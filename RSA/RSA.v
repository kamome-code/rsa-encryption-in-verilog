==> flow/design.v <==
`timescale 1ns/1ps
module S_multi(clk, start, busy, A, B, Hreg, Lreg);
input clk, start;
input [8-1:0] A,B;
output busy;
output [8:0] Hreg;
output [8-1:0] Lreg;
reg busy;
reg [8:0] Hreg;
reg [8-1:0] Lreg;
reg [1:0] state;
reg [3:0] count;
wire [8:0] sum;
assign sum = Hreg + A;
always @(posedge clk or negedge start) begin
if(!start) begin     
    busy <= 0;
    count <= 4'd8;
    state <= 2'd0;
end else begin
    if(count != 0) begin
        if(state == 0) begin     
            Hreg <= 0;
            Lreg <= B;
            busy <= 1;
            state <= 1;
        end else if(state == 1) begin   
            Hreg <= (Lreg[0] ? sum : Hreg);
            state <= 2;
        end else if(state == 2) begin    
            {Hreg, Lreg} <= {1'b0, Hreg, Lreg[8-1:1]};
            count <= count - 1;
            state <= 1;
        end else begin
            busy <= 0;   
        end
    end else begin
    busy <= 0;   
    end
end
end
endmodule
`timescale 1ns/1ps
module Modulo(clk, start, busy, C, Hreg, Lreg, M);
input clk, start;
input [8-1:0] C;
input [8:0] Hreg;
input [8-1:0] Lreg;
output busy;
output [8-1:0] M;
reg busy;
reg [8:0] Hreg2;
reg [8-1:0] Lreg2;
reg [1:0] state;
reg [3:0] count;
wire [8-1:0] M;
wire [8:0] diff;
assign M = Hreg2[8-1:0];  
assign diff = Hreg2 - C;
always @(posedge clk or negedge start) begin
if(!start) begin     
    busy <= 0;
    count <= 4'd9;
    state <= 2'd0;
end else begin
    if(count != 0) begin
        if(state == 0) begin     
            Hreg2 <= Hreg;
            Lreg2 <= Lreg;
            busy <= 1;
            state <= 1;
        end else if(state == 1) begin     
            Hreg2 <= (diff[8]? Hreg2 : diff[8-1:0]);                      
          	count <= count - 1;
            state <= 2;
        end else if(state == 2) begin   
            {Hreg2, Lreg2} <= {Hreg2[8-1:0], Lreg2[8-1:0], 1'b0};
            state <= 1;
        end else begin
            busy <= 0;   
        end
    end else begin
    busy <= 0;   
    end
end
end
endmodule
`timescale 1ns/1ps
module RSA(clk, start, busy, A, B, C, Yn);
input clk, start;
input [8-1:0] A,B,C;
output [8-1:0] Yn;
output busy;
reg busy;
reg [8-1:0] Xn, Yn ,Breg,Creg;
reg [4:0]state;
reg mux, mul_start,  mod_start;
wire mul_busy,mod_busy;
wire [8-1:0] mod_out, Lreg, mux_out;
wire [8:0] Hreg;
S_multi     Mul(.clk(clk),.start(mul_start),.busy(mul_busy),.A(mux_out),.B(Xn),.Hreg(Hreg),.Lreg(Lreg));
Modulo      Mod(.clk(clk),.start(mod_start),.busy(mod_busy),.C(Creg),.Hreg(Hreg),.Lreg(Lreg),.M(mod_out));
assign      mux_out = mux? Xn:Yn;
always @(posedge clk or negedge start) begin
if(!start) begin     
    busy <= 0;
    mul_start <= 0;
    mod_start <= 0;
    state <= 5'd0;
end else begin
    if (state==0) begin     
        busy <= 1;
        Xn <= A;
        Yn <= 7'h01;
        Breg <= B;
        Creg <= C;
        state <= 1;
    end else if (state==1) begin
        state <= ((Breg[0]==0)? 2 : 10);
    end else if (state==2) begin
        mux <= 1;
        state <= 3;
    end else if (state==3) begin
        mul_start <= 1;
        state <= 5;
    end else if (state==5) begin
        state <= 4;
    end else if (state==4) begin
        state <= ((mul_busy==1)? 4:6);
    end else if (state==6) begin
        mul_start <= 0;
        mod_start <= 1;
        state <= 8;
    end else if (state==8) begin
        state <= 7;
    end else if (state==7) begin
        state <= ((mod_busy==1)? 7:9);
    end else if (state==9) begin
        mod_start <= 0;
        Xn <= mod_out;
        state <= 24;
    end else if (state==10) begin
        mux <= 1;
        state <= 11;
    end else if (state==11) begin
        mul_start <= 1;
        state <= 13;
    end else if (state==13) begin
        state <= 12;       
    end else if (state==12) begin
        state <= ((mul_busy==1)? 12: 14);
    end else if (state==14) begin
        mul_start <= 0;
        mod_start <= 1;
        mux <= 0;
        state <= 15;
    end else if (state==15) begin
        mul_start <= 1;
        state <= 17;
    end else if (state==17) begin
        state <= 16;
    end else if (state==16) begin
        state <= (((mul_busy==1)||(mod_busy==1))? 16: 18);
    end else if (state==18) begin
        mul_start <= 0;
        mod_start <= 0;
        Xn <= mod_out;
        state <= 19;
    end else if (state==19) begin
        mod_start <= 1;
        state <= 21;
    end else if (state==21) begin
        state <= 20;
    end else if (state==20) begin
        state <= ((mod_busy==1)? 20: 22);       
    end else if (state==22) begin   
        mod_start <= 0;
        Yn <= mod_out;
        state <= 24;        
    end else if (state==24) begin
      Breg <= {1'b0, Breg[8-1:1]};
        state <= 23;
    end else if (state==23) begin     
      state <= ((Breg==0)? 25:1);
    end else if (state==25) begin
        busy <= 0;
    end else begin
        busy <= 0;       
    end
end
end
endmodule
## Step by step through the tools: RSA

The steps from the RTL of RSA to its reports follow in flow order.
Lines are those of the file above, counted from 1.
Operators carry their Yosys type and port widths (W data, S select, Z words).
A cell with n/a has no value.

- Top module: RSA
- Clock: clk
- Library: sky130hd
- Corner: tt_025C_1v80

## After elaboration

Yosys after proc, flatten, opt, wreduce and memory -nomap, before mapping. Memory bits, and registers merged into a memory's read port (data or address), are not among the register bits. Print and check cells are not counted.

- Bits in registers: 89
- Bits in latches: 0
- Memory bits (writable): 0
- Memory bits (read-only): 0
- Clocked read ports x word width: 0
- Memory cells: 0
- Input port bits: 26
- Output and inout bits: 9
- Cells after elaboration: 362

- Add/subtract/negate cells: 4
- Multipliers: 0
- Divide/modulo/power cells: 0
- Order comparisons: 0
- Equality and inequality tests: 99
- Shift-type cells: 0
- Mux-type cells: 195
- Bitwise operators: 9
- Reductions and logical operators: 36

Operators by type and width:

| cell | number |
|---|---|
| $mux W8 | 72 |
| $mux W5 | 26 |
| $mux W1 | 78 |
| $ne A3 B3 Y1 const B | 24 |
| $ne A2 B2 Y1 const B | 35 |
| $mux W9 | 7 |
| $reduce_and A24 Y1 | 2 |
| $eq A5 B5 Y1 const B | 9 |
| $eq A5 B4 Y1 const B | 8 |
| $reduce_and A18 Y1 | 2 |
| $reduce_and A14 Y1 | 2 |
| $reduce_bool A25 Y1 | 1 |
| $ne A6 B6 Y1 const B | 4 |
| $reduce_and A23 Y1 | 1 |
| $ne A4 B4 Y1 const B | 5 |
| $reduce_and A4 Y1 | 5 |
| $eq A5 B3 Y1 const B | 4 |
| $mux W2 | 10 |
| $reduce_bool A3 Y1 | 4 |
| $reduce_bool A6 Y1 | 2 |
| $reduce_and A2 Y1 | 5 |
| $eq A5 B2 Y1 const B | 2 |
| $not A1 Y1 | 9 |
| $add A9 B8 Y9 | 1 |
| $sub A9 B8 Y9 | 1 |
| $reduce_bool A2 Y1 | 4 |
| $sub A4 B1 Y4 const B | 2 |
| $reduce_bool A4 Y1 | 2 |

Not listed: further kinds 11, cells in them 16.

## Logic depth

Longest topological path by Yosys (ltp), each cell counted once; first at word level (registers and memories cut), then after technology mapping (sequential cells cut; the memories' decode and read muxes count).

- Depth after elaboration: 27
- ABC_AREA: 0
- Mapped depth: 9
- Mapped depth without buffers: 8

## Mapped cells and area

The flow's flattened synthesis, as Yosys stat reports it; memories are mapped. The netlist is that of the ABC_AREA named above (0 if unset); the other value can give another one.

Cells by type:

| cell type | number | area in all (um^2) |
|---|---|---|
| sky130_fd_sc_hd__edfxtp_1 | 67 | 2,011.93 |
| sky130_fd_sc_hd__dfrtp_1 | 38 | 950.912 |
| sky130_fd_sc_hd__mux2_2 | 31 | 349.085 |
| sky130_fd_sc_hd__ha_1 | 18 | 225.216 |
| sky130_fd_sc_hd__dfstp_2 | 6 | 157.651 |
| sky130_fd_sc_hd__a21o_1 | 16 | 120.115 |
| sky130_fd_sc_hd__nand2_1 | 29 | 108.854 |
| sky130_fd_sc_hd__nor2b_1 | 17 | 106.352 |
| sky130_fd_sc_hd__a21oi_1 | 21 | 105.101 |
| sky130_fd_sc_hd__o21ai_0 | 21 | 105.101 |
| sky130_fd_sc_hd__inv_1 | 26 | 97.594 |
| sky130_fd_sc_hd__nor2_1 | 26 | 97.594 |
| sky130_fd_sc_hd__mux2i_1 | 8 | 80.077 |
| sky130_fd_sc_hd__nor3_1 | 12 | 60.058 |
| sky130_fd_sc_hd__o21a_1 | 7 | 52.55 |
| sky130_fd_sc_hd__xnor2_1 | 6 | 52.55 |
| sky130_fd_sc_hd__nor3b_1 | 6 | 45.043 |
| sky130_fd_sc_hd__fa_1 | 2 | 40.038 |

Other cell types: 36; their cells: 89.

- Standard cells after synthesis: 446
- Mapped area: 5,390.2 um^2
- Sequential part of the area: 3,120.5 um^2
- Mapped flip-flops: 111
- Buffers: 12

The figures by module come from a second, unflattened synthesis with its own total; it is not the netlist above.

- Cell total of the unflattened synthesis: 450
- Area (unflattened synthesis): 5,446.5 um^2

Rows give one instance, submodules left out.

By module:

| module | instances | cells | area (um^2) | sequential area (um^2) |
|---|---|---|---|---|
| RSA | 1 | 174 | 2,468.6 | 1,692.9 |
| Modulo | 1 | 150 | 1,562.7 | 714.4 |
| S_multi | 1 | 126 | 1,415.1 | 713.2 |

## Timing after synthesis

Path of least setup slack by OpenSTA after synthesis, without wires, with an ideal clock, recovery checks aside; 20% of the period is set as input and as output delay. Where synthesis merged equal registers, the netlist keeps one of their names.

- Path type: reg-to-reg
- Start: register mux
- End: register Mul.Hreg[6]
- Period: 2.96 ns
- Library setup time: 0.278 ns
- Time at the first pin: 0.000 ns
- Data arrival time: 2.331 ns
- Data required time: 2.682 ns
- Slack: 0.352 ns
- Path delay: 2.609 ns
- Stages on the path: 10
- Path buffers: 1
- Synthesis period reached: 2.608 ns

"path delay" = arrival - input delay + setup time.
"stages on the path" counts driving pins, that of a launching flip-flop among them; a cell with two outputs on the path counts twice.
"synthesis period reached" is the clock period less the worst setup slack; recovery checks do not enter. This is arithmetic on one report: input and output delays are still those of the set period (20% each).
Between the ends stands the longest chain of elaborated cells between them, by number of cells; it is not shown to be the way that was timed. Of several equally long chains one is given.
Each line given opens the expression or statement behind the cell; cells for indexed reads and writes are added by Yosys, which also makes memories of some case tables.
At most two assigning lines are given for a register; there are more.

- Cell sequence: sky130_fd_sc_hd__edfxtp_1 -> sky130_fd_sc_hd__clkbuf_1 -> sky130_fd_sc_hd__mux2_2 -> sky130_fd_sc_hd__ha_1 -> sky130_fd_sc_hd__fa_1 -> sky130_fd_sc_hd__a21o_1 -> sky130_fd_sc_hd__a21oi_1 -> sky130_fd_sc_hd__o21ai_0 -> sky130_fd_sc_hd__mux2i_1 -> sky130_fd_sc_hd__o311ai_0
- Cells in the longest elaborated chain: 4
- Elaborated cells between the ends (all ways): 4
- Source lines of those cells: 4
- Classes of those cells: add/sub (1); mux (3)

RTL lines, path after synthesis:

| what | RTL line | text |
|---|---|---|
| start, declared | 97 | `reg mux, mul_start,  mod_start;` |
| start, assigned | 121 | `mux <= 1;` |
| start, assigned | 143 | `mux <= 1;` |
| $mux W8 | 103 | `assign      mux_out = mux? Xn:Yn;` |
| $add A9 B8 Y9 | 14 | `assign sum = Hreg + A;` |
| $mux W9 | 28 | `Hreg <= (Lreg[0] ? sum : Hreg);` |
| $mux W9 | 27 | `end else if(state == 1) begin` |
| end, assigned | 23 | `Hreg <= 0;` |
| end, assigned | 28 |  |
| end, declared | 6 | `output [8:0] Hreg;` |

## Path in the finished layout

Path of least setup slack in the final report of flow run 1 (OpenROAD, finished layout, wires in). Where an end is a register, its clock arrival counts in the times.

- Path type: reg-to-reg
- Start: register mux
- End: register Mul.Hreg[6]
- Period: 4.23 ns
- Library setup time: 0.26 ns
- Time at the first pin: 0.34 ns
- Data arrival time: 2.87 ns
- Data required time: 4.31 ns
- Slack: 1.44 ns
- Stages on the path: 9
- Path buffers: 0

Between the ends stands the longest chain of elaborated cells between them, by number of cells; it is not shown to be the way that was timed. Of several equally long chains one is given.
At most two assigning lines are given for a register; there are more.

- Cell sequence: sky130_fd_sc_hd__edfxtp_1 -> sky130_fd_sc_hd__mux2_2 -> sky130_fd_sc_hd__ha_1 -> sky130_fd_sc_hd__fa_1 -> sky130_fd_sc_hd__a21o_1 -> sky130_fd_sc_hd__a21oi_1 -> sky130_fd_sc_hd__o21ai_0 -> sky130_fd_sc_hd__mux2i_1 -> sky130_fd_sc_hd__o311ai_0
- Cells in the longest elaborated chain: 4
- Elaborated cells between the ends (all ways): 4
- Source lines of those cells: 4
- Classes of those cells: add/sub (1); mux (3)

RTL lines, path post-layout:

| what | RTL line | text |
|---|---|---|
| start, declared | 97 | `reg mux, mul_start,  mod_start;` |
| start, assigned | 121 | `mux <= 1;` |
| start, assigned | 143 | `mux <= 1;` |
| $mux W8 | 103 | `assign      mux_out = mux? Xn:Yn;` |
| $add A9 B8 Y9 | 14 | `assign sum = Hreg + A;` |
| $mux W9 | 28 | `Hreg <= (Lreg[0] ? sum : Hreg);` |
| $mux W9 | 27 | `end else if(state == 1) begin` |
| end, assigned | 23 | `Hreg <= 0;` |
| end, assigned | 28 |  |
| end, declared | 6 | `output [8:0] Hreg;` |

--- measured runs ---
Record of 2 stored runs of the RTL-to-layout flow on RSA, platform sky130hd. The runs are unordered. Constraints: input delay and output delay 20% of the set period each, output load 0.01 pF.
By "achieved clock period" is meant the clock period of the run minus its worst setup slack. This is arithmetic on one report: input and output delays are still those of the set period (20% each).
By "power consumption" is meant OpenSTA's value without simulated activity: inputs other than the clock are taken to toggle once in ten clock periods, and the tool carries that through the logic.

### Flow run 1

Settings: `period_ns=4.23`, `CORE_UTILIZATION=51`, `PLACE_DENSITY_LB_ADDON=0.2`, `HOLD_SLACK_MARGIN=0.11`, `CORE_ASPECT_RATIO=0.5`, `CELL_PAD_IN_SITES_DETAIL_PLACEMENT=0`, `GPL_TIMING_DRIVEN=1`, `CTS_CLUSTER_SIZE=27`, `CTS_CLUSTER_DIAMETER=133`, `CAP_MARGIN=20`, `CORE_MARGIN=2`, `SLEW_MARGIN=20`

- Setup total negative slack: 0.000 ns
- Post-synthesis cell area: 5,390.2 um^2
- Utilization after layout: 59.9%
- Worst setup slack after layout: 1.441 ns
- Power consumption: 2,129 µW
- Achieved clock period: 2.789 ns
- Overall die area: 11,457.5 um^2

### Flow run 2

Settings: `period_ns=1.89`, `CORE_UTILIZATION=38`, `PLACE_DENSITY_LB_ADDON=0.16`, `CORE_ASPECT_RATIO=0.69`, `CORE_MARGIN=5`, `CELL_PAD_IN_SITES_GLOBAL_PLACEMENT=0`, `GPL_ROUTABILITY_DRIVEN=0`, `CAP_MARGIN=40`, `SLEW_MARGIN=20`

- Worst setup slack after layout: -0.412 ns
- Setup total negative slack: -7.637 ns
- Achieved clock period: 2.302 ns
- Post-synthesis cell area: 5,390.2 um^2
- Overall die area: 16,707.7 um^2
- Utilization after layout: 53.6%
- Power consumption: 5,191 µW
--- end ---
